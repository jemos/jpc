==> flow/design.v <==
module jpc_idecode(
    input  wire        clk,
    input  wire        rst,
    input  wire [31:0] instr_I,
    input  wire        instr_valid_I,
    input  wire        decode_ready_I,
    output reg         instr_ready_O,
    output reg  [6:0]  opcode_O,
    output reg  [2:0]  funct3_O,
    output reg  [4:0]  rd_O,
    output reg  [31:0] imm32_O,
    output reg  [4:0]  rs1_O,
    output reg  [4:0]  rs2_O,
    output reg  [6:0]  funct7_O,
    output reg         ecall_O,
    output reg         ebreak_O,
    output reg         fence_O,
    output reg         fence_i_O,
    output reg         error_O,
    output reg         decode_valid_O
);
    reg [31:0] instr_reg;
    reg        instr_reg_valid;
    reg [6:0]  opcode_dec;
    reg [2:0]  funct3_dec;
    reg [4:0]  rd_dec;
    reg [31:0] imm32_dec;
    reg [4:0]  rs1_dec;
    reg [4:0]  rs2_dec;
    reg [6:0]  funct7_dec;
    reg        ecall_dec;
    reg        ebreak_dec;
    reg        fence_dec;
    reg        fence_i_dec;
    reg        error_dec;
    reg [3-1:0] curr_state;
    always @(*) begin
        opcode_dec    = 7'b0;
        funct3_dec    = 3'b0;
        rd_dec        = 5'b0;
        imm32_dec     = 32'b0;
        rs1_dec       = 5'b0;
        rs2_dec       = 5'b0;
        funct7_dec    = 7'b0;
        ecall_dec     = 1'b0;
        ebreak_dec    = 1'b0;
        fence_dec     = 1'b0;
        fence_i_dec   = 1'b0;
        error_dec     = 1'b0;
        opcode_dec    = instr_reg[6:0];
        rd_dec        = instr_reg[11:7];
        funct3_dec    = instr_reg[14:12];
        rs1_dec       = instr_reg[19:15];
        rs2_dec       = instr_reg[24:20];
        funct7_dec    = instr_reg[31:25];
        case (instr_reg[6:0])
            7'b0010011, 7'b0000011:
                imm32_dec = {{20{instr_reg[31]}}, instr_reg[31:20]};
            7'b1100011: 
                imm32_dec = {{19{instr_reg[31]}}, instr_reg[31], instr_reg[7], instr_reg[30:25], instr_reg[11:8], 1'b0};
            7'b0100011: 
                imm32_dec = {{20{instr_reg[31]}}, instr_reg[31:25], instr_reg[11:7]};
            7'b0110111, 7'b0010111: 
                imm32_dec = {12'b0, instr_reg[31:12]};
            7'b1101111: 
                imm32_dec = {{11{instr_reg[31]}}, instr_reg[31], instr_reg[19:12], instr_reg[20], instr_reg[30:21], 1'b0};
            7'b1100111: begin
                rd_dec = instr_reg[11:7];
                rs1_dec = instr_reg[19:15];
                imm32_dec = {{20{instr_reg[31]}}, instr_reg[31:20]};
                if (instr_reg[14:12] != 3'b000) begin
                    error_dec = 1'b1;
                end
            end
            7'b1110011: begin 
                if (instr_reg[31:20] == 12'b000000000000) begin
                    ecall_dec = 1'b1;
                end else if (instr_reg[31:20] == 12'b000000000001) begin
                    ebreak_dec = 1'b1; 
                end else begin
                    error_dec = 1'b1;
                end
            end
            7'b0001111: begin 
                case (instr_reg[14:12])
                    3'b000: fence_dec = 1'b1;  
                    3'b001: fence_i_dec = 1'b1;
                    default:
                    error_dec = 1'b1;
                endcase
            end
            default: begin
                error_dec = 1'b1;
                imm32_dec = 32'b0;
            end
        endcase
    end
    always @(posedge clk or posedge rst) begin
        if (rst) begin
            instr_reg <= 32'b0;
            instr_reg_valid <= 1'b0;
            instr_ready_O <= 1'b1;
            opcode_O <= 7'b0;
            funct3_O <= 3'b0;
            rd_O <= 5'b0;
            imm32_O <= 32'b0;
            rs1_O <= 5'b0;
            rs2_O <= 5'b0;
            funct7_O <= 7'b0;
            ecall_O <= 1'b0;
            ebreak_O <= 1'b0;
            fence_O <= 1'b0;
            fence_i_O <= 1'b0;
            error_O <= 1'b0;
            decode_valid_O <= 1'b0;
            curr_state <= 3'b000;  
        end else begin
            instr_ready_O <= 1'b0;
            decode_valid_O <= 1'b0;
            opcode_O <= opcode_O;
            funct3_O <= funct3_O;
            rd_O <= rd_O;
            imm32_O <= imm32_O;
            rs1_O <= rs1_O;
            rs2_O <= rs2_O;
            funct7_O <= funct7_O;
            ecall_O <= ecall_O;
            ebreak_O <= ebreak_O;
            fence_O <= fence_O;
            fence_i_O <= fence_i_O;
            error_O <= error_O;
            curr_state <= 3'b000;
            case (curr_state)
                3'b000: begin
                    instr_ready_O <= 1'b1;
                    curr_state <= 3'b001;
                end
                3'b001: begin
                    if (instr_valid_I == 1'b1) begin
                        instr_reg <= instr_I;
                        instr_ready_O <= 1'b0;
                        curr_state <= 3'b011;
                        if (decode_ready_I == 1'b1) begin
                            opcode_O   <= opcode_dec;
                            funct3_O   <= funct3_dec;
                            rd_O       <= rd_dec;
                            imm32_O    <= imm32_dec;
                            rs1_O      <= rs1_dec;
                            rs2_O      <= rs2_dec;
                            funct7_O   <= funct7_dec;
                            ecall_O    <= ecall_dec;
                            ebreak_O   <= ebreak_dec;
                            fence_O    <= fence_dec;
                            fence_i_O  <= fence_i_dec;
                            error_O    <= error_dec;
                            decode_valid_O <= 1'b1;
                            curr_state <= 3'b000;
                        end else begin
                            curr_state <= 3'b011;
                        end
                    end else
                    begin
                        instr_ready_O <= 1'b1;
                        curr_state <= 3'b001;
                    end
                end
                3'b011: begin
                    if (decode_ready_I == 1'b1) begin
                        opcode_O   <= opcode_dec;
                        funct3_O   <= funct3_dec;
                        rd_O       <= rd_dec;
                        imm32_O    <= imm32_dec;
                        rs1_O      <= rs1_dec;
                        rs2_O      <= rs2_dec;
                        funct7_O   <= funct7_dec;
                        ecall_O    <= ecall_dec;
                        ebreak_O   <= ebreak_dec;
                        fence_O    <= fence_dec;
                        fence_i_O  <= fence_i_dec;
                        error_O    <= error_dec;
                        decode_valid_O <= 1'b1;
                        curr_state <= 3'b000;
                    end else
                    begin
                        decode_valid_O <= 1'b0;
                        curr_state <= 3'b011;
                    end
                end
                default: begin
                    curr_state <= 3'b000;
                end
            endcase
        end
    end
endmodule
* Reports on jpc_idecode
The steps from the RTL of jpc_idecode to its reports follow in flow order.
Lines are those of the file above, counted from 1.
Operators carry their Yosys type and port widths (W data, S select, Z words).
Not given: -
- Design top :: jpc_idecode
- Clock port :: clk
- Library :: sky130hd
- Library corner :: tt_025C_1v80

* Word level
Yosys after proc, flatten, opt, wreduce and memory -nomap, before mapping. Memory bits, and registers merged into a memory's read port (data or address), are not among the register bits. Print and check cells are not counted. Equal cells are merged and count once.
- Memory bits (writable) :: 0
- Clocked read ports x word width :: 0
- Bits in read-only memories :: 0
- Word-level cells :: 101
- Bits in latches :: 0
- Output and inout port bits :: 71
- Register bits after elaboration :: 106
- Bits of input ports :: 36
- Memories kept :: 0
- Bitwise operators :: 0
- Div/mod/pow operators :: 0
- Reduce/logical cells :: 11
- Shift-type cells :: 0
- Multipliers :: 0
- Magnitude comparators :: 0
- Equal/unequal tests :: 15
- Muxes and demuxes :: 59
- $add $sub $neg :: 0
** Operators with widths (count)
- $pmux W32 S5 :: 1
- $pmux W32 S2 :: 1
- $mux W32 :: 2
- $pmux W5 S2 :: 3
- $mux W5 :: 6
- $eq A7 B7 Y1 const B :: 4
- $pmux W7 S2 :: 2
- $mux W7 :: 4
- $mux W1 :: 26
- $eq A7 B5 Y1 const B :: 2
- $eq A7 B6 Y1 const B :: 2
- $pmux W1 S2 :: 7
- $eq A12 B1 Y1 const B :: 1
- $logic_not A12 Y1 :: 1
- $pmux W3 S3 :: 1
- $eq A7 B2 Y1 const B :: 1
- $eq A7 B4 Y1 const B :: 1
- $reduce_or A7 Y1 :: 1
- $eq A3 B1 Y1 const B :: 2
- $logic_not A3 Y1 :: 2
- $pmux W3 S2 :: 1
- $mux W3 :: 2
- $reduce_and A2 Y1 :: 2
- $reduce_or A2 Y1 :: 2
- $pmux W1 S4 :: 1
- $mux W2 :: 2
- $eq A3 B2 Y1 const B :: 1
- $reduce_bool A3 Y1 :: 1
Not listed: further kinds 3, cells in them 3.

* Logic depth
Longest topological path by Yosys (ltp), each cell counted once; first at word level (registers and memories cut), then after technology mapping (sequential cells cut; the memories' decode and read muxes count).
- Depth after elaboration :: 7
- ABC_AREA :: 1
- Gate-level depth with buffers :: 10
- Mapped depth without buffers :: 9

* After synthesis
Source: synth_stat.txt of the flow (Yosys; design flattened, memories mapped). It holds for the ABC_AREA given above (unset counts as 0); a run with the other value may have another netlist.
- Standard cells after synthesis :: 487
- Sequential area :: 0.0023798 mm^2
- Buffers :: 32
- Synthesis area :: 0.0041377 mm^2
- Flip-flops :: 95
** Cell types (count)
- sky130_fd_sc_hd__dfrtp_1 :: 93
- sky130_fd_sc_hd__nand2_1 :: 178
- sky130_fd_sc_hd__nor2_1 :: 42
- sky130_fd_sc_hd__nand3_1 :: 29
- sky130_fd_sc_hd__a21oi_1 :: 28
- sky130_fd_sc_hd__o21ai_1 :: 23
- sky130_fd_sc_hd__inv_1 :: 30
- sky130_fd_sc_hd__mux2_2 :: 9
- sky130_fd_sc_hd__buf_4 :: 13
- sky130_fd_sc_hd__dfstp_2 :: 2
- sky130_fd_sc_hd__buf_2 :: 9
- sky130_fd_sc_hd__clkbuf_1 :: 10
- sky130_fd_sc_hd__o21ai_0 :: 5
- sky130_fd_sc_hd__a21oi_4 :: 1
- sky130_fd_sc_hd__nor3_1 :: 3
- sky130_fd_sc_hd__o21bai_1 :: 2
- sky130_fd_sc_hd__nand2_2 :: 2
- sky130_fd_sc_hd__nand4_1 :: 2
Not listed: further types 5, cells in them 6.

* Timing after synthesis
Source: OpenSTA report_checks on the synthesized netlist (no wires, ideal clock, input and output delay 20% of the period each), path of least setup slack; recovery checks are left aside. Register names are those of the netlist, which keeps one name where synthesis merged equal registers.
- Path type :: reg2reg
- Start :: reg curr_state
- End :: reg imm32_O[0]
- Path slack :: 0.393 ns
- Delay of the path :: 1.297 ns
- Path buffers :: 1
- Required time :: 1.567 ns
- Arrival :: 1.174 ns
- Period :: 1.69 ns
- Setup time :: 0.123 ns
- Driving pins on the path :: 8
- Synthesis period reached :: 1.297 ns
"delay of the path" is the arrival time less input delay plus setup time.
"driving pins on the path" counts driving pins, that of a launching flip-flop among them; a cell with two outputs on the path counts twice.
"synthesis period reached" = period - worst setup slack (recovery checks aside). The figure is calculated, with input and output delays left at 20% of the set period.
Where an end lacks its bit number, it is one bit of the signal, or one of the new flip-flops if synthesis recoded a state register.
A register here has more assigning lines than the two given.
- Cells stage by stage :: sky130_fd_sc_hd__dfrtp_1 > sky130_fd_sc_hd__inv_1 > sky130_fd_sc_hd__nand2_1 > sky130_fd_sc_hd__a21oi_4 > sky130_fd_sc_hd__inv_2 > sky130_fd_sc_hd__buf_2 > sky130_fd_sc_hd__a21oi_1 > sky130_fd_sc_hd__nand2_1
** Ends and longest elaborated chain, post-synthesis
- start, declared :: line 36 : reg [3-1:0] curr_state;
- start, assigned :: line 116 : curr_state <= 3'b000;
- start, assigned :: line 132 : curr_state <= 3'b000;
- end, assigned :: line 123 : imm32_O <= imm32_O;
- end, assigned :: line 147 : imm32_O    <= imm32_dec;
- end, declared :: line 11 : output reg  [31:0] imm32_O,
No chain of elaborated cells between the ends is given.

* Timing after layout
Path of least setup slack in the final report of record 1 (OpenROAD, finished layout, wires in). Where an end is a register, its clock arrival counts in the times.
- Path type :: reg2reg
- Start :: reg curr_state
- End :: reg error_O
- Setup time :: 0.10 ns
- Path slack :: 0.05 ns
- Driving pins on the path :: 10
- Path buffers :: 1
- Required time :: 1.75 ns
- Period :: 1.49 ns
- Arrival :: 1.70 ns
Where an end lacks its bit number, it is one bit of the signal, or one of the new flip-flops if synthesis recoded a state register.
A register here has more assigning lines than the two given.
- Cells stage by stage :: sky130_fd_sc_hd__dfrtp_1 > sky130_fd_sc_hd__inv_2 > sky130_fd_sc_hd__nand2_2 > sky130_fd_sc_hd__a21oi_4 > sky130_fd_sc_hd__buf_12 > sky130_fd_sc_hd__nand2_2 > sky130_fd_sc_hd__nand2_2 > sky130_fd_sc_hd__nand3_2 > sky130_fd_sc_hd__nor2_2 > sky130_fd_sc_hd__nor2_1
** Ends and longest elaborated chain, after layout
- start, declared :: line 36 : reg [3-1:0] curr_state;
- start, assigned :: line 116 : curr_state <= 3'b000;
- start, assigned :: line 132 : curr_state <= 3'b000;
- end, assigned :: line 131 : error_O <= error_O;
- end, assigned :: line 155 : error_O    <= error_dec;
- end, declared :: line 19 : output reg         error_O,
No chain of elaborated cells between the ends is given.

Memo
Re: implementation data of jpc_idecode

2 stored runs of jpc_idecode in the flow (synthesis by Yosys, layout by OpenROAD, sky130hd cells), in arbitrary order. Constraints: input delay and output delay 20% of the set period each, output load 0.01 pF.
"achieved clock period": clock period set for the run, less the worst setup slack. It is reckoned from that one timing run; input and output delays stay at 20% of the period that was set.
"critical setup path time" means the part of the period allowed to the worst setup path (the constraints hold back 20% at inputs and 20% at outputs) less its slack; where the path has registers, the arrival times of their clocks count too.
By "total power after layout" is meant OpenSTA's value without simulated activity: inputs other than the clock are taken to toggle once in ten clock periods, and the tool carries that through the logic.

** Record 1
- Settings :: period_ns=1.49; CORE_UTILIZATION=37; SETUP_SLACK_MARGIN=0.18; PLACE_DENSITY_LB_ADDON=0.13; CELL_PAD_IN_SITES_DETAIL_PLACEMENT=0; ABC_AREA=1; GPL_ROUTABILITY_DRIVEN=0; CTS_CLUSTER_SIZE=59; MIN_ROUTING_LAYER=met2; CAP_MARGIN=20; CORE_MARGIN=2; SLEW_MARGIN=20
- Synthesis area :: 0.0041377 mm^2
- Overall die area :: 0.0120451 mm^2
- Utilization in the final report :: 0.551
- Worst setup slack after layout :: 0.048 ns
- Setup TNS :: 0.000 ns
- Total power after layout :: 9356 µW
- Achieved clock period :: 1.442 ns
- Critical setup path time :: 1.44 ns
- Critical path kind :: reg2reg

** Record 2
- Settings :: period_ns=2.9; CORE_UTILIZATION=60; SETUP_SLACK_MARGIN=-0.05; CELL_PAD_IN_SITES_DETAIL_PLACEMENT=2; TNS_END_PERCENT=95; GPL_TIMING_DRIVEN=1; MIN_ROUTING_LAYER=met1; CAP_MARGIN=20; CORE_MARGIN=2; SLEW_MARGIN=20
- Outcome :: no results, placement failed with DPL-0033
