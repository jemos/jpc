==> flow/design.v <==
module jpc_regfile (
    input  wire                          clk,
    input  wire                          rst,
    input  wire                          r1_idx_op_I,
    input  wire [4:0]                    r1_idx_I,
    input  wire                          r1_idx_valid_I,
    output wire                          r1_idx_ready_O,
    input  wire [4:0]                    r1_rdata_ready_I,
    output wire [32-1:0] r1_rdata_O,
    output wire                          r1_rdata_valid_O,
    output wire                          r1_wdata_ready_O,
    input  wire [32-1:0] r1_wdata_I,
    input  wire                          r1_wdata_valid_I,
    input  wire                          r2_idx_op_I,
    input  wire [4:0]                    r2_idx_I,
    input  wire [4:0]                    r2_idx_valid_I,
    output wire                          r2_idx_ready_O,
    input  wire [4:0]                    r2_data_ready_I,
    output wire [32-1:0] r2_data_O,
    output wire                          r2_data_valid_O
);
    reg [32-1:0] regs[31:0];
    reg [3-1:0] r1_state;
    reg r1_idx_ready;
    reg [32-1:0] r1_rdata;
    reg r1_rdata_valid;
    reg r1_wdata_ready;
    assign r1_idx_ready_O   = r1_idx_ready;
    assign r1_rdata_O       = r1_rdata;
    assign r1_rdata_valid_O = r1_rdata_valid;
    assign r1_wdata_ready_O = r1_wdata_ready;
    integer i;
    always @(posedge clk or posedge rst) begin
        if (rst) begin
            for (i = 0; i < 32; i = i + 1) begin
                regs[i] <= {32{1'b0}};
            end
            r1_idx_ready   <= 1'b1;
            r1_rdata       <= {32{1'b0}};
            r1_rdata_valid <= 1'b0;
            r1_wdata_ready <= 1'b1;
            r1_state <= 3'b000;
        end else
        begin
            case (r1_state)
            3'b000: begin
                r1_idx_ready   <= 1'b1;
                r1_rdata       <= {32{1'b0}};
                r1_rdata_valid <= 1'b0;
                r1_wdata_ready <= 1'b1;
                r1_state <= 3'b001;
            end
            3'b001: begin
                if ( r1_idx_valid_I ) begin
                    r1_idx_ready   <= 1'b0;  
                    if ( r1_idx_op_I == 1'b0 ) begin
                        if ( r1_rdata_ready_I ) begin
                            r1_rdata       <= regs[r1_idx_I];
                            r1_rdata_valid <= 1'b1;
                            r1_state <= 3'b000;
                        end else begin
                            r1_rdata       <= r1_rdata;
                            r1_rdata_valid <= 1'b0;
                            r1_state <= 3'b010;
                        end
                    end else if ( r1_idx_op_I == 1'b1 ) begin
                        if ( r1_wdata_valid_I ) begin
                            if ( r1_idx_I != 5'd0 ) begin
                                regs[r1_idx_I] <= r1_wdata_I;
                            end
                            r1_state <= 3'b000;
                        end else begin
                            r1_state <= 3'b011;
                        end
                    end
                end else begin
                    r1_state <= 3'b001;
                end
            end
            3'b010: begin
                if (r1_rdata_ready_I) begin
                    r1_rdata       <= regs[r1_idx_I];
                    r1_rdata_valid <= 1'b1;
                    r1_state       <= 3'b000;
                end else begin
                    r1_rdata_valid <= 1'b0;
                    r1_state       <= 3'b010;
                end
            end
            3'b011: begin
                if (r1_wdata_valid_I) begin
                    regs[r1_idx_I] <= r1_wdata_I;
                    r1_state       <= 3'b000;
                end else begin
                    r1_state       <= 3'b011;
                end
            end
            default: begin
                r1_state <= 3'b000;
            end
            endcase
        end
    end
endmodule
### Reports on jpc_regfile

The steps from the RTL of jpc_regfile to its reports follow in flow order.
Lines are those of the file above, counted from 1.
Operators carry their Yosys type and port widths (W data, S select, Z words).
Cell names lack the library's common part.
The mark -- stands for no value.

* design top: jpc_regfile
* clock port: clk
* cell library: sky130hd
* timing corner: tt_025C_1v80

### Word level

Counts by Yosys on the flattened word-level netlist (proc, flatten, opt, wreduce). Print and check cells are left out. Cells with the same type and inputs are merged into one.

* register bits after elaboration: 1061
* bits in latches: 0
* memory bits (writable): 0
* bits in read-only memories: 0
* word width x clocked read ports: 0
* memories kept: 0
* input port bits: 63

* $add $sub $neg: 0
* $mul: 0
* divide/modulo/power cells: 0
* order comparisons: 0
* equality and inequality tests: 40
* shift operators: 0
* muxes and demuxes: 240
* bitwise operators: 0
* reductions and logical operators: 10

Operators by type and width (count)
* $mux W32: 195
* $pmux W32 S2: 32
* $pmux W32 S32: 1
* $pmux W32 S3: 1
* $eq A5 B5 Y1 const B: 16
* $eq A5 B4 Y1 const B: 8
* $eq A5 B3 Y1 const B: 4
* $ne A2 B2 Y1 const B: 6
* $pmux W3 S4: 1
* $eq A5 B2 Y1 const B: 2
* $reduce_bool A5 Y1: 2
* $mux W2: 4
* $eq A3 B2 Y1 const B: 2
* $reduce_and A6 Y1: 1
* $eq A5 B1 Y1 const B: 1
* $logic_not A5 Y1: 1
* $reduce_bool A2 Y1: 2
* $mux W1: 4
* $eq A3 B1 Y1 const B: 1
* $logic_not A3 Y1: 1
* $reduce_and A3 Y1: 1
* $reduce_bool A3 Y1: 1
* $pmux W1 S3: 1
* $reduce_and A2 Y1: 1
* $pmux W1 S2: 1

### Logic depth

Yosys ltp: most cells in a row. Word level: on the elaborated netlist, between registers, memories and ports. Mapped: between sequential cells and ports; inverters and the memories' decode and read muxes count.

* word-level depth: 7
* ABC_AREA: 0
* depth in mapped cells: 11
* gate-level depth less buffers: 6

### Netlist

Source: synth_stat.txt of the flow (Yosys; design flattened, memories mapped). It holds for the ABC_AREA given above (unset counts as 0); a run with the other value may have another netlist.

* cells in the netlist: 3549
* mapped area: 47177.7 um^2
* sequential area: 26578.0 um^2
* flip-flops: 1062
* buffer cells: 375

Cell types (count)
* dfrtp_1: 1060
* mux2_1: 874
* a22oi_1: 290
* mux2_2: 137
* and3_1: 196
* clkbuf_1: 197
* a2111oi_0: 63
* buf_2: 104
* buf_4: 64
* mux2_4: 30
* nand2_1: 117
* nand4_1: 61
* nand3_1: 45
* nor4_1: 33
* a221oi_1: 23
* o21ai_0: 36
* o21ai_1: 24
* nor2_1: 28

Not listed: further types 48, cells in them 167.

### Timing after synthesis

Path of least setup slack by OpenSTA after synthesis, without wires, with an ideal clock, recovery checks aside; 20% of the period is set as input and as output delay. Where synthesis merged equal registers, the netlist keeps one of their names.

* path kind: input -> register
* from: input port r1_idx_I[2]
* to: register regs[7][0]
* period: 2.88 ns
* external input delay: 0.576 ns
* library setup time: 0.128 ns
* launch time at the first pin: 0.576 ns
* arrival: 2.227 ns
* slack: 0.525 ns
* delay of the path: 1.779 ns
* stages: 9
* path buffers: 3
* synthesis period reached: 2.355 ns

"delay of the path" is the arrival time less input delay plus setup time.
"stages": output pins that drive a net of the path, with the launching flip-flop's if there is one; two outputs of one cell count as two.
"synthesis period reached" is the clock period less the worst setup slack; recovery checks do not enter. This is arithmetic on one report: input and output delays are still those of the set period (20% each).
The rows between start and end are the longest chain of elaborated cells between them; the timing report does not say that the signal goes this way. Where chains are equally long, one stands for them.
Each line given opens the expression or statement behind the cell; cells for indexed reads and writes are added by Yosys, which also makes memories of some case tables.
A register here has more assigning lines than the two given.

* cells stage by stage: buf_4 -> nor3_2 -> nand2_2 -> nand4_1 -> a21oi_4 -> buf_4 -> nand2_1 -> buf_2 -> mux2_1
* cells in the longest elaborated chain: 7
* elaborated cells between the ends (all ways): 11
* those cells by class: 2 x eq/ne; 7 x mux; 2 x reduce/logical

Ends and longest elaborated chain, after synthesis
* start, declared: RTL line 5 `input  wire [4:0]                    r1_idx_I,`
* $eq A5 B3 Y1: RTL line 69 `regs[r1_idx_I] <= r1_wdata_I;`
* $mux W32: RTL line 69
* $mux W32: RTL line 68 `if ( r1_idx_I != 5'd0 ) begin`
* $mux W32: RTL line 67 `if ( r1_wdata_valid_I ) begin`
* $mux W32: RTL line 56 `if ( r1_idx_op_I == 1'b0 ) begin`
* $mux W32: RTL line 54 `if ( r1_idx_valid_I ) begin`
* $pmux W32 S2: RTL line 45 `case (r1_state)`
* end, assigned: RTL line 69
* end, assigned: RTL line 92 `regs[r1_idx_I] <= r1_wdata_I;`
* end, declared: RTL line 22 `reg [32-1:0] regs[31:0];`

### Path in the finished layout

From the final timing report of flow run 1: the path of least setup slack in the routed layout; clock arrival at registers is part of the times.

* path kind: input -> register
* from: input port r1_idx_I[0]
* to: register regs[10][1]
* period: 2.1 ns
* external input delay: 0.42 ns
* library setup time: 0.12 ns
* launch time at the first pin: 0.42 ns
* arrival: 2.86 ns
* slack: -0.09 ns
* stages: 13
* path buffers: 7

The rows between start and end are the longest chain of elaborated cells between them; the timing report does not say that the signal goes this way. Where chains are equally long, one stands for them.
A register here has more assigning lines than the two given.

* cells stage by stage: buf_12 -> buf_12 -> nor3_4 -> nand2_8 -> nand4_1 -> a21oi_4 -> buf_12 -> buf_16 -> buf_4 -> buf_6 -> nand2_8 -> clkbuf_16 -> mux2_1
* cells in the longest elaborated chain: 7
* elaborated cells between the ends (all ways): 11
* those cells by class: 2 x eq/ne; 7 x mux; 2 x reduce/logical

Ends and longest elaborated chain, after layout
* start, declared: RTL line 5 `input  wire [4:0]                    r1_idx_I,`
* $eq A5 B4 Y1: RTL line 69 `regs[r1_idx_I] <= r1_wdata_I;`
* $mux W32: RTL line 69
* $mux W32: RTL line 68 `if ( r1_idx_I != 5'd0 ) begin`
* $mux W32: RTL line 67 `if ( r1_wdata_valid_I ) begin`
* $mux W32: RTL line 56 `if ( r1_idx_op_I == 1'b0 ) begin`
* $mux W32: RTL line 54 `if ( r1_idx_valid_I ) begin`
* $pmux W32 S2: RTL line 45 `case (r1_state)`
* end, assigned: RTL line 69
* end, assigned: RTL line 92 `regs[r1_idx_I] <= r1_wdata_I;`
* end, declared: RTL line 22 `reg [32-1:0] regs[31:0];`

Subject: flow runs of jpc_regfile

Hi,

Top module jpc_regfile; platform sky130hd; tools Yosys and OpenROAD; 2 stored runs in no particular order. Input and output delays are each 20% of the period that was set; the output load is 0.01 pF.
By "allowed time less slack (worst setup path)" is meant the share of the clock period that the worst setup path is allowed (20% is reserved at inputs, 20% at outputs), minus its slack. Clock arrival times at its registers enter into it.
"total power of the final layout": no workload was simulated; the value follows from the tool's default switching activity.

### Flow run 1

==> flow/run.sh <==
#!/bin/bash
# the make line also repeats the synthesis and layout settings of config.mk as NAME=value (left out here)
make -C /OpenROAD-flow-scripts/flow DESIGN_CONFIG=/design/flow/config.mk WORK_HOME=/design/flow/orfs CLKGATE_MAP_FILE= finish
==> flow/config.mk <==
export PLATFORM = sky130hd
export DESIGN_NAME = jpc_regfile
export DESIGN_NICKNAME = jpc_regfile
export VERILOG_FILES = /design/flow/design.v
export SDC_FILE = /design/flow/constraint.sdc
export NUM_CORES = 4
export LEC_CHECK = 0
export CAP_MARGIN = 30
export CELL_PAD_IN_SITES_GLOBAL_PLACEMENT = 2
export CORE_ASPECT_RATIO = 0.94
export CORE_MARGIN = 2
export CORE_UTILIZATION = 24
export CTS_CLUSTER_SIZE = 68
export GPL_TIMING_DRIVEN = 0
export MAX_ROUTING_LAYER = met4
export MIN_ROUTING_LAYER = met1
export PLACE_DENSITY_LB_ADDON = 0.01
export SETUP_SLACK_MARGIN = 0.49
export SLEW_MARGIN = 20
==> flow/constraint.sdc <==
create_clock -name core_clock -period 2.1 [get_ports {clk}]
set_input_delay 0.4200 -clock core_clock [delete_from_list [all_inputs] [get_ports {clk}]]
set_output_delay 0.4200 -clock core_clock [all_outputs]
set_load 0.01 [all_outputs]

Results of flow run 1:
- Total power of the final layout: 47,866 µW
- Worst slack on setup checks: -0.090 ns
- Netlist area reported by Yosys: 47,177.7 um^2
- Allowed time less slack (worst setup path): 1.77 ns
- Class of the worst setup path: input -> register
- Area of the standard cells in the finished layout: 66,269.8 um^2
- Area of the die: 200,137.0 um^2
- Total negative slack: -14.952 ns

### Flow run 2

==> flow/run.sh <==
#!/bin/bash
# the make line also repeats the synthesis and layout settings of config.mk as NAME=value (left out here)
make -C /OpenROAD-flow-scripts/flow DESIGN_CONFIG=/design/flow/config.mk WORK_HOME=/design/flow/orfs CLKGATE_MAP_FILE= finish
==> flow/config.mk <==
export PLATFORM = sky130hd
export DESIGN_NAME = jpc_regfile
export DESIGN_NICKNAME = jpc_regfile
export VERILOG_FILES = /design/flow/design.v
export SDC_FILE = /design/flow/constraint.sdc
export NUM_CORES = 4
export LEC_CHECK = 0
export CAP_MARGIN = 20
export CELL_PAD_IN_SITES_GLOBAL_PLACEMENT = 1
export CORE_ASPECT_RATIO = 0.54
export CORE_MARGIN = 2
export CORE_UTILIZATION = 22
export CTS_CLUSTER_SIZE = 96
export MAX_ROUTING_LAYER = met4
export PLACE_DENSITY_LB_ADDON = 0.13
export SETUP_SLACK_MARGIN = -0.09
export SLEW_MARGIN = 20
==> flow/constraint.sdc <==
create_clock -name core_clock -period 1.6 [get_ports {clk}]
set_input_delay 0.3200 -clock core_clock [delete_from_list [all_inputs] [get_ports {clk}]]
set_output_delay 0.3200 -clock core_clock [all_outputs]
set_load 0.01 [all_outputs]

Results of flow run 2:
- Total power of the final layout: 58,429 µW
- Worst slack on setup checks: -0.593 ns
- Netlist area reported by Yosys: 47,177.7 um^2
- Allowed time less slack (worst setup path): 2.19 ns
- Class of the worst setup path: register -> register
- Area of the standard cells in the finished layout: 65,150.0 um^2
- Area of the die: 218,343.0 um^2
- Total negative slack: -500.555 ns

Regards
