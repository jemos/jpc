==> flow/design.v <==
module jpc_ifetch (
    input  wire                          clk,
    input  wire                          rst,
    input  wire [32-1:0] pc_I,
    output reg                           pc_ready_O,
    input  wire                          pc_valid_I,
    output reg [32-1:0]  mem_addr_O,
    output reg                           mem_addr_valid_O,
    input  wire                          mem_addr_ready_I,
    input  wire [32-1:0] mem_data_I,
    input  wire                          mem_data_valid_I,
    output reg                           mem_data_ready_O,
    output reg [32-1:0] instr_O,
    input  wire                             instr_ready_I,
    output reg                              instr_valid_O
);
    reg [32-1:0] next_pc;
    reg [32-1:0] next_instr;
    reg [3-1:0] curr_state;
    always @(posedge clk or posedge rst) begin
        if (rst) begin
            mem_addr_valid_O <= 1'b0;
            instr_valid_O <= 1'b0;
            mem_data_ready_O <= 1'b0;
            pc_ready_O <= 1'b0;
            curr_state <= 3'b000;
        end
        else begin
            mem_addr_valid_O <= mem_addr_valid_O;
            instr_valid_O <= instr_valid_O;
            mem_addr_valid_O <= mem_addr_valid_O;
            pc_ready_O <= pc_ready_O;
            curr_state <= curr_state;
            case (curr_state)
                3'b000: begin
                    pc_ready_O <= 1'b1;
                    mem_addr_valid_O <= 1'b0;
                    instr_valid_O <= 1'b0;
                    mem_data_ready_O <= 1'b0;
                    curr_state <= 3'b001;
                end
                3'b001: begin
                    if (pc_valid_I == 1'b1) begin
                        next_pc <= pc_I;
                        pc_ready_O <= 1'b0;
                        if (mem_addr_ready_I == 1'b1) begin
                            mem_addr_O <= pc_I;
                            mem_addr_valid_O <= 1'b1;
                            mem_data_ready_O <= 1'b1;
                            curr_state <= 3'b010;
                        end else begin
                            curr_state <= 3'b011;
                        end
                    end
                end
                3'b011: begin
                    if (mem_addr_ready_I == 1'b1) begin
                        mem_addr_O <= next_pc;
                        mem_addr_valid_O <= 1'b0;
                        mem_data_ready_O <= 1'b1;
                        curr_state <= 3'b010;
                    end
                end
                3'b010: begin
                    if (mem_data_valid_I == 1'b1) begin
                        next_instr <= mem_data_I;
                        mem_addr_valid_O <= 1'b0;
                        mem_data_ready_O <= 1'b0;
                        if (instr_ready_I == 1'b1) begin
                            instr_O <= mem_data_I;
                            instr_valid_O <= 1'b1;
                            curr_state <= 3'b000;
                        end else begin
                            curr_state <= 3'b110;
                        end
                    end
                end
                3'b110: begin
                    if (instr_ready_I == 1'b1) begin
                        instr_O <= next_instr;
                        instr_valid_O <= 1'b1;
                        curr_state <= 3'b000;
                    end
                end
                default: begin
                    mem_addr_valid_O <= 1'b0;
                    instr_valid_O <= 1'b0;
                    mem_addr_valid_O <= 1'b0;
                    pc_ready_O <= 1'b0;
                    curr_state <= 3'b000;
                end
            endcase
        end
    end
endmodule
# From RTL to reports: jpc_ifetch
# Tool output for the design above, in the order of the flow.
# Line numbers count from 1 in the design file above.
# Library cell names are shortened.
inputs:
  top_module: "jpc_ifetch"
  clock_port: "clk"
  library: "sky130hd"
  corner: "tt_025C_1v80"

# Elaborated design
# Counts by Yosys on the flattened word-level netlist (proc, flatten, opt, wreduce; memories kept). Register bits leave out memories and registers merged into their read ports (data or address). Print and check cells are left out.
bits:
  regBits: 135
  input_bits: 70
  output_inout_bits: 68
  wordCells: 66
op_classes:
  n_eq: 10
  n_mux: 28
  logic: 4
  reduce_logical: 15
ops:
  columns: ["cell", "count"]
  rows:
  - ["2-to-1 mux 32 bit", 6]
  - ["parallel mux 32 bit (select 2 bit)", 2]
  - ["AND reduction 5 bit", 3]
  - ["parallel mux 3 bit (select 5 bit)", 1]
  - ["2-to-1 mux 3 bit", 5]
  - ["inequality test 2 bit with constant B", 6]
  - ["2-to-1 mux 1 bit", 10]
  - ["AND reduction 3 bit", 3]
  - ["parallel mux 1 bit (select 4 bit)", 2]
  - ["equality test 3 x 2 -> 1 bit with constant B", 2]
  - ["parallel mux 1 bit (select 3 bit)", 2]
  - ["NOT 1 bit", 4]
  - ["AND reduction 2 bit", 2]
  - ["nonzero test 2 bit", 2]
  - ["AND reduction 4 bit", 1]
  - ["nonzero test 4 bit", 1]
  - ["equality test 3 x 1 -> 1 bit with constant B", 1]
  - ["equality test 3 bit with constant B", 1]
  - ["logical NOT 3 bit", 1]
  - ["OR reduction 3 bit", 1]
  - ["OR reduction 2 bit", 1]

# Depth
# Depth = most cells in a row (Yosys ltp): at word level without a register or memory, in the mapped netlist without a sequential cell, where the memories' decode and read muxes count.
logic_depth:
  word_depth: 4
  abc_area: 1
  ltp_mapped: 7
  depth_no_buf: 7

# Netlist
# The flow's flattened synthesis, as Yosys stat reports it; memories are mapped. The netlist is that of the ABC_AREA named above (0 if unset); the other value can give another one.
# Totals and module areas in this step are rounded.
synth_totals:
  stdcells: 393
  area_um2: 5120
  sequential_area_um2: 4070
  flip_flops: 137
  n_buf: 14
by_type:
  columns: ["cell_type", "count", "area_total_um2"]
  rows:
  - ["edfxtp_1", 128, 3.84E+03]
  - ["nand2_1", 201, 754.474]
  - ["dfrtp_1", 8, 200.192]
  - ["buf_4", 6, 45.043]
  - ["buf_2", 7, 35.034]
  - ["inv_1", 9, 33.782]
  - ["nand3_1", 6, 30.029]
  - ["nor2_1", 8, 30.029]
  - ["dfstp_2", 1, 26.275]
  - ["nand2_2", 2, 12.512]
  - ["nor2_2", 2, 12.512]
  - ["buf_6", 1, 11.261]
  - ["inv_2", 3, 11.261]
  - ["nor2_4", 1, 11.261]
  - ["a21oi_1", 2, 10.01]
  - ["nand3_2", 1, 10.01]
  - ["nor3_1", 2, 10.01]
  - ["o21ai_1", 2, 10.01]
# Other cell types: 3; their cells: 3.

# Timing after synthesis
# Source: OpenSTA report_checks on the synthesized netlist (no wires, ideal clock, input and output delay 20% of the period each), path of least setup slack; recovery checks are left aside. Register names are those of the netlist, which keeps one name where synthesis merged equal registers.
synth_timing:
  path_type: "input to register"
  start: "in mem_data_valid_I"
  end: "reg instr_O[0]"
  period_ns: 2.96
  input_delay_ns: 0.592
  setup_ns: 0.461
  t_first_pin_ns: 0.592
  arrival_ns: 3.011
  required_time_ns: 2.499
  path_slack_ns: -0.513
  path_delay_ns: 2.880
  path_stages: 4
  path_buffers: 0
  synth_period_reached_ns: 3.473
# "path_delay_ns" = arrival - input delay + setup time.
# "path_stages" counts driving pins, that of a launching flip-flop among them; a cell with two outputs on the path counts twice.
# "synth_period_reached_ns" is the clock period less the worst setup slack; recovery checks do not enter. This is arithmetic on one report: input and output delays are still those of the set period (20% each).
# The rows between start and end are the longest chain of elaborated cells between them; the timing report does not say that the signal goes this way. Where chains are equally long, one stands for them.
# A line is the first line of the expression or statement that the cell stems from. Yosys adds cells for indexed reads and writes and turns some case tables into memories.
# Only ways into the end's enable, where the timed path ends, are counted here.
synth_via:
  path_cell_list: "inv_1 -> nand2_1 -> nand2_1 -> nor3_1"
  elab_chain_len: 2
  cells_between: 2
  cone_lines: 0
  classes_between: "1 x eq/ne; 1 x reduce/logical"
synth_lines:
  columns: ["element", "line_no", "source"]
  rows:
  - ["start: declaration", 11, "input  wire                          mem_data_valid_I,"]
  - ["inequality test 2 bit", null, null]
  - ["AND reduction 5 bit", null, null]
  - ["end: assignment", 70, "instr_O <= mem_data_I;"]
  - ["end: assignment", 80, "instr_O <= next_instr;"]
  - ["end: declaration", 13, "output reg [32-1:0] instr_O,"]

# Worst path after layout
# Path of least setup slack in the final report of record 1 (OpenROAD, finished layout, wires in). Where an end is a register, its clock arrival counts in the times.
layout_timing:
  path_type: "input to register"
  start: "in pc_valid_I"
  end: "reg mem_addr_O[3]"
  period_ns: 3.39
  input_delay_ns: 0.68
  setup_ns: 0.36
  t_first_pin_ns: 0.68
  arrival_ns: 2.23
  required_time_ns: 3.45
  path_slack_ns: 1.23
  path_stages: 6
  path_buffers: 2
# The rows between start and end are the longest chain of elaborated cells between them; the timing report does not say that the signal goes this way. Where chains are equally long, one stands for them.
# Only ways into the end's enable, where the timed path ends, are counted here.
layout_via:
  path_cell_list: "clkdlybuf4s50_1 -> inv_1 -> nand2_2 -> nand3_1 -> nor2_4 -> buf_4"
  elab_chain_len: 2
  cells_between: 2
  cone_lines: 0
  classes_between: "1 x eq/ne; 1 x reduce/logical"
layout_lines:
  columns: ["element", "line_no", "source"]
  rows:
  - ["start: declaration", 6, "input  wire                          pc_valid_I,"]
  - ["inequality test 2 bit", null, null]
  - ["AND reduction 5 bit", null, null]
  - ["end: assignment", 47, "mem_addr_O <= pc_I;"]
  - ["end: assignment", 58, "mem_addr_O <= next_pc;"]
  - ["end: declaration", 7, "output reg [32-1:0]  mem_addr_O,"]

# Module jpc_ifetch, platform sky130hd: 2 stored runs of the flow (Yosys, OpenROAD) with differing settings, in no particular order. Input and output delays are each 20% of the period that was set; the output load is 0.01 pF.
# "achieved_period_ns" means the clock period less the worst setup slack. The figure is calculated, with input and output delays left at 20% of the set period.
# "worst_path_allowed_less_slack_ns" = time allowed to the worst setup path (clock period - input delay - output delay, where it has them) - its slack; a late launch clock adds to it, a late capture clock takes from it.
# "power_total_mw" rests on the timing tool's default activity at the inputs, not on a simulated workload.
# Results are given in rounded form.
runs:
  - name: "record 1"
    settings:
      period_ns: 3.39
      CORE_UTILIZATION: 39
      SETUP_SLACK_MARGIN: 0.08
      PLACE_DENSITY: 0.8
      CORE_ASPECT_RATIO: 0.58
      CORE_MARGIN: 2
      CELL_PAD_IN_SITES_GLOBAL_PLACEMENT: 3
      CELL_PAD_IN_SITES_DETAIL_PLACEMENT: 2
      TNS_END_PERCENT: 15
      ABC_AREA: 1
      CAP_MARGIN: 35
      SLEW_MARGIN: 0
      MIN_ROUTING_LAYER: "met2"
    results:
      yosys.chip_area_um2: 5120
      fin_ws_ns: 1.23
      layout_stdcell_area_um2: 7250
      finalUtil_pct: 57.4
      achieved_period_ns: 2.164
      worst_path_allowed_less_slack_ns: 1.49
      worst_setup_path_type: "input to register"
      fin_tns_ns: 0.000
      power_total_mw: 4.39
      die_area_um2: 14100
  - name: "record 2"
    settings:
      period_ns: 2.88
      CAP_MARGIN: 20
      CORE_MARGIN: 2
      CORE_UTILIZATION: 40
      SLEW_MARGIN: 20
    results:
      yosys.chip_area_um2: 5030
      fin_ws_ns: 0.967
      layout_stdcell_area_um2: 7250
      finalUtil_pct: 59.6
      achieved_period_ns: 1.913
      worst_path_allowed_less_slack_ns: 1.34
      worst_setup_path_type: "register to output"
      fin_tns_ns: 0.000
      power_total_mw: 4.55
      die_area_um2: 13500
